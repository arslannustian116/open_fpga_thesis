==> flow/design.v <==
`timescale 1ns / 1ps
`timescale 1ns / 1ps
`timescale 1ns / 1ps
`timescale 1ns / 1ps
`timescale 1ns / 1ps
`timescale 1ns / 1ps
`timescale 1ns / 1ps
`timescale 1ns / 1ps
`timescale 1 ns/ 1 ps
module pipelined_8bit_adder(
    input clk,
    input ren,
    input wen,
    input raddr_0_,
    input raddr_1_,
    input raddr_2_,
    input raddr_3_,
    input raddr_4_,
    input raddr_5_,
    input waddr_0_,
    input waddr_1_,
    input waddr_2_,
    input waddr_3_,
    input waddr_4_,
    input waddr_5_,
    input a_0_,
    input a_1_,
    input a_2_,
    input a_3_,
    input a_4_,
    input a_5_,
    input a_6_,
    input b_0_,
    input b_1_,
    input b_2_,
    input b_3_,
    input b_4_,
    input b_5_,
    input b_6_,
    output q_0_,
    output q_1_,
    output q_2_,
    output q_3_,
    output q_4_,
    output q_5_,
    output q_6_,
    output q_7_);
	wire [5:0] raddr;
	wire [5:0] waddr;
	wire [6:0] a;
	wire [6:0] b;
	wire [7:0] q;
	assign raddr = { raddr_5_, raddr_4_, raddr_3_, raddr_2_, raddr_1_, raddr_0_ };
	assign waddr = { waddr_5_, waddr_4_, waddr_3_, waddr_2_, waddr_1_, waddr_0_ };
	assign a = { a_6_, a_5_, a_4_, a_3_, a_2_, a_1_, a_0_ };
	assign b = { b_6_, b_5_, b_4_, b_3_, b_2_, b_1_, b_0_ };
    assign q_7_ = q[7];
    assign q_6_ = q[6];
    assign q_5_ = q[5];
    assign q_4_ = q[4];
    assign q_3_ = q[3];
    assign q_2_ = q[2];
    assign q_1_ = q[1];
    assign q_0_ = q[0];
	reg[7:0] ram[63:0];
	reg[6:0] a_st0;
	reg[6:0] a_st1;
	reg[6:0] b_st0;
	reg[6:0] b_st1;
	reg[8:0] waddr_st0;
	reg[8:0] waddr_st1;
	reg wen_st0;
	reg wen_st1;
	reg[7:0] q_int;
	wire[7:0] AplusB;
	assign AplusB = a_st1 + b_st1;
	assign q = q_int;
	always@(posedge clk) begin
		waddr_st0 <= waddr;
		waddr_st1 <= waddr_st0;
		a_st0 <= a;
		a_st1 <= a_st0;
		b_st0 <= b;
		b_st1 <= b_st0;
		wen_st0 <= wen;
		wen_st1 <= wen_st0;
		if(wen_st1) begin
			ram[waddr_st1] <= AplusB;
		end
		if(ren) begin
			q_int <= ram[raddr];
		end
	end
endmodule
======== Step by step through the tools: pipelined_8bit_adder ========
Tool output for the design above, in the order of the flow.
Line numbers count from 1 in the design file above.
Operators: Yosys type, input widths -> output width; for muxes data width and select width s.
Library cell names are shortened.
Not given: --
set-up
  design top .............................. pipelined_8bit_adder
  clock port .............................. clk
  standard-cell library ................... sky130hd
  timing corner ........................... tt_025C_1v80

======== Word level ========
Counts by Yosys on the flattened word-level netlist (proc, flatten, opt, wreduce; memories kept). Register bits leave out memories and registers merged into their read ports (data or address); mux counts leave out enables and synchronous resets folded into registers. Print and check cells are left out. Cells with the same type and inputs are merged into one.
Yosys's memory passes give these memory sizes; they may raise the number of words (mostly to a power of two), join words into wider ones and drop unused or constant bits.
word-level totals
  RAM bits ................................ 512
  memories kept ........................... 1
  word-level cells ........................ 13
  clocked read ports x word width ......... 8
  output and inout bits ................... 8
  bits of input ports ..................... 29
  bits in registers ....................... 42
cells by class
  mux-type cells .......................... 3
  $add $sub $neg .......................... 1
memory list
  memory  words  bits a word  read ports  wr ports  line  source
  ram     64     8            1           1         65    reg[7:0] ram[63:0];
operator list
  operator     count
  $add 7x7->8  1
  $mux 8       1
  $mux 6       1
  $mux 1       1

======== Longest topological paths ========
Yosys ltp: most cells in a row. Word level: on the elaborated netlist, between registers, memories and ports. Mapped: between sequential cells and ports; inverters and the memories' decode and read muxes count.
depth
  depth in word-level cells ............... 2
  ABC_AREA ................................ 0
  mapped depth ............................ 9
  depth with buffers taken out ............ 7

======== After synthesis ========
The flow's flattened synthesis, as Yosys stat reports it; memories are mapped. The netlist is that of the ABC_AREA named above (0 if unset); the other value can give another one.
cell types
  type      count  area in all (µm²)
  edfxtp_1  520    1.56E+04
  mux4_2    128    2.88E+03
  dfxtp_1   42     840.806
  nor2_1    77     289.027
  mux2i_1   17     170.163
  a22oi_1   22     165.158
  nand3_1   23     115.11
  buf_6     10     112.608
  a21oi_1   20     100.096
  ha_1      7      87.584
  buf_4     11     82.579
  nand2_1   19     71.318
  clkbuf_1  17     63.811
  nor2b_1   10     62.56
  buf_2     12     60.058
  o32a_1    6      60.058
  nand2b_1  9      56.304
  nor3_1    10     50.048
Not listed: further types 29, cells in them 60.
mapped netlist
  sequential part of the area ............. 16455.8 µm²
  buffers ................................. 52
  chip area (Yosys) ....................... 21336.7 µm²
  mapped flip-flops ....................... 562
  mapped cells ............................ 1020

======== Worst setup path after synthesis ========
Path of least setup slack by OpenSTA after synthesis, without wires, with an ideal clock, recovery checks aside; 20% of the period is set as input and as output delay. Where synthesis merged equal registers, the netlist keeps one of their names.
timing post-synthesis
  path type ............................... register to register
  from .................................... register a_st1[1]
  to ...................................... memory ram[0][7]
  launch time at the first pin ............ 0.000 ns
  required time ........................... 3.488 ns
  stages .................................. 7
  slack ................................... -0.038 ns
  setup time .............................. 0.702 ns
  delay of the path ....................... 4.228 ns
  data arrival time ....................... 3.526 ns
  clock period ............................ 4.19 ns
  path buffers ............................ 0
  period reached after synthesis .......... 4.228 ns
"delay of the path" is the arrival time less input delay plus setup time.
"stages" counts driving pins, that of a launching flip-flop among them; a cell with two outputs on the path counts twice.
"period reached after synthesis" is the clock period less the worst setup slack; recovery checks do not enter. This is arithmetic on one report: input and output delays are still those of the set period (20% each).
Between the ends stands the longest chain of elaborated cells between them, by number of cells; it is not shown to be the way that was timed. Of several equally long chains one is given.
Each line given opens the expression or statement behind the cell; cells for indexed reads and writes are added by Yosys, which also makes memories of some case tables.
between the ends, post-synthesis
  cell sequence ........................... dfxtp_1 ha_1 a21o_1 a21oi_1 o21bai_1 a21oi_1 o21ai_0
  length of the longest elaborated chain .. 2
  elaborated cells between the ends (all ways) .. 2
  source lines of those cells ............. 2
  classes of those cells .................. add/sub: 1; mux: 1
ends and longest elaborated chain, post-synthesis
  what                line  source
  start: declaration  67    reg[6:0] a_st1;
  start: assignment   82    a_st1 <= a_st0;
  $add 7x7->8         76    assign AplusB = a_st1 + b_st1;
  $mux 8              87    if(wen_st1) begin
  end: declaration    65    reg[7:0] ram[63:0];

======== Timing after layout ========
Path of least setup slack in the final report of stored run 1 (OpenROAD, finished layout, wires in). Where an end is a register, its clock arrival counts in the times.
timing post-layout
  path type ............................... input to register
  from .................................... input port raddr_2_
  to ...................................... register q_int[4]
  launch time at the first pin ............ 1.40 ns
  clock period ............................ 7.02 ns
  data arrival time ....................... 3.81 ns
  required time ........................... 7.32 ns
  path buffers ............................ 2
  input delay ............................. 1.40 ns
  stages .................................. 7
  setup time .............................. 0.28 ns
  slack ................................... 3.51 ns
between the ends, post-layout
  cell sequence ........................... buf_4 clkbuf_1 mux4_2 a22oi_1 a21oi_1 nor2_1 a21oi_1
ends and longest elaborated chain, post-layout
  what                line  source
  start: declaration  16    input raddr_2_,
  end: declaration    74    reg[7:0] q_int;
Chain of elaborated cells between the ends: none given.

Below are 2 stored runs of the flow (Yosys, OpenROAD; platform sky130hd) on pipelined_8bit_adder, each with its settings and what was measured, unordered. Constraints: input delay and output delay 20% of the set period each, output load 0.01 pF.
"achieved clock period (ns)" is the run's clock period less its worst setup slack. It is reckoned from that one timing run; input and output delays stay at 20% of the period that was set.
By "finish__power__total" is meant OpenSTA's value without simulated activity: inputs other than the clock are taken to toggle once in ten clock periods, and the tool carries that through the logic.

Flow files of stored run 1
==> flow/run.sh <==
#!/bin/bash
# the make line also repeats the synthesis and layout settings of config.mk as NAME=value (left out here)
make -C /OpenROAD-flow-scripts/flow DESIGN_CONFIG=/design/flow/config.mk WORK_HOME=/design/flow/orfs CLKGATE_MAP_FILE= finish
==> flow/config.mk <==
export PLATFORM = sky130hd
export DESIGN_NAME = pipelined_8bit_adder
export DESIGN_NICKNAME = pipelined_8bit_adder
export VERILOG_FILES = /design/flow/design.v
export SDC_FILE = /design/flow/constraint.sdc
export NUM_CORES = 4
export LEC_CHECK = 0
export ABC_AREA = 0
export CAP_MARGIN = 20
export CELL_PAD_IN_SITES_DETAIL_PLACEMENT = 1
export CORE_ASPECT_RATIO = 0.52
export CORE_MARGIN = 2
export CORE_UTILIZATION = 41
export CTS_CLUSTER_DIAMETER = 81
export GPL_ROUTABILITY_DRIVEN = 1
export GPL_TIMING_DRIVEN = 0
export PLACE_DENSITY_LB_ADDON = 0.02
export SLEW_MARGIN = 5
==> flow/constraint.sdc <==
create_clock -name core_clock -period 7.02 [get_ports {clk}]
set_input_delay 1.4040 -clock core_clock [delete_from_list [all_inputs] [get_ports {clk}]]
set_output_delay 1.4040 -clock core_clock [all_outputs]
set_load 0.01 [all_outputs]

report of stored run 1
yosys chip area after synthesis (um^2): 21336.7
finish__design__die__area: 53980.6
finish__design__instance__area__stdcell: 24606.1
finish__timing__setup__ws: 3.513
finish__timing__hold__ws: 0.322
finish__power__total: 7.273e-03
achieved clock period (ns): 3.507

Flow files of stored run 2
==> flow/run.sh <==
#!/bin/bash
# the make line also repeats the synthesis and layout settings of config.mk as NAME=value (left out here)
make -C /OpenROAD-flow-scripts/flow DESIGN_CONFIG=/design/flow/config.mk WORK_HOME=/design/flow/orfs CLKGATE_MAP_FILE= finish
==> flow/config.mk <==
export PLATFORM = sky130hd
export DESIGN_NAME = pipelined_8bit_adder
export DESIGN_NICKNAME = pipelined_8bit_adder
export VERILOG_FILES = /design/flow/design.v
export SDC_FILE = /design/flow/constraint.sdc
export NUM_CORES = 4
export LEC_CHECK = 0
export CAP_MARGIN = 20
export CELL_PAD_IN_SITES_DETAIL_PLACEMENT = 1
export CELL_PAD_IN_SITES_GLOBAL_PLACEMENT = 2
export CORE_ASPECT_RATIO = 1.13
export CORE_MARGIN = 2
export CORE_UTILIZATION = 61
export CTS_CLUSTER_DIAMETER = 277
export GPL_TIMING_DRIVEN = 1
export MIN_ROUTING_LAYER = met2
export PLACE_DENSITY_LB_ADDON = 0.27
export SETUP_SLACK_MARGIN = 0.59
export SLEW_MARGIN = 10
==> flow/constraint.sdc <==
create_clock -name core_clock -period 2.91 [get_ports {clk}]
set_input_delay 0.5820 -clock core_clock [delete_from_list [all_inputs] [get_ports {clk}]]
set_output_delay 0.5820 -clock core_clock [all_outputs]
set_load 0.01 [all_outputs]

report of stored run 2
yosys chip area after synthesis (um^2): 21336.7
finish__design__die__area: 36492.6
finish__design__instance__area__stdcell: 25135.4
finish__timing__setup__ws: 0.435
finish__timing__hold__ws: 0.326
finish__power__total: 1.775e-02
achieved clock period (ns): 2.475
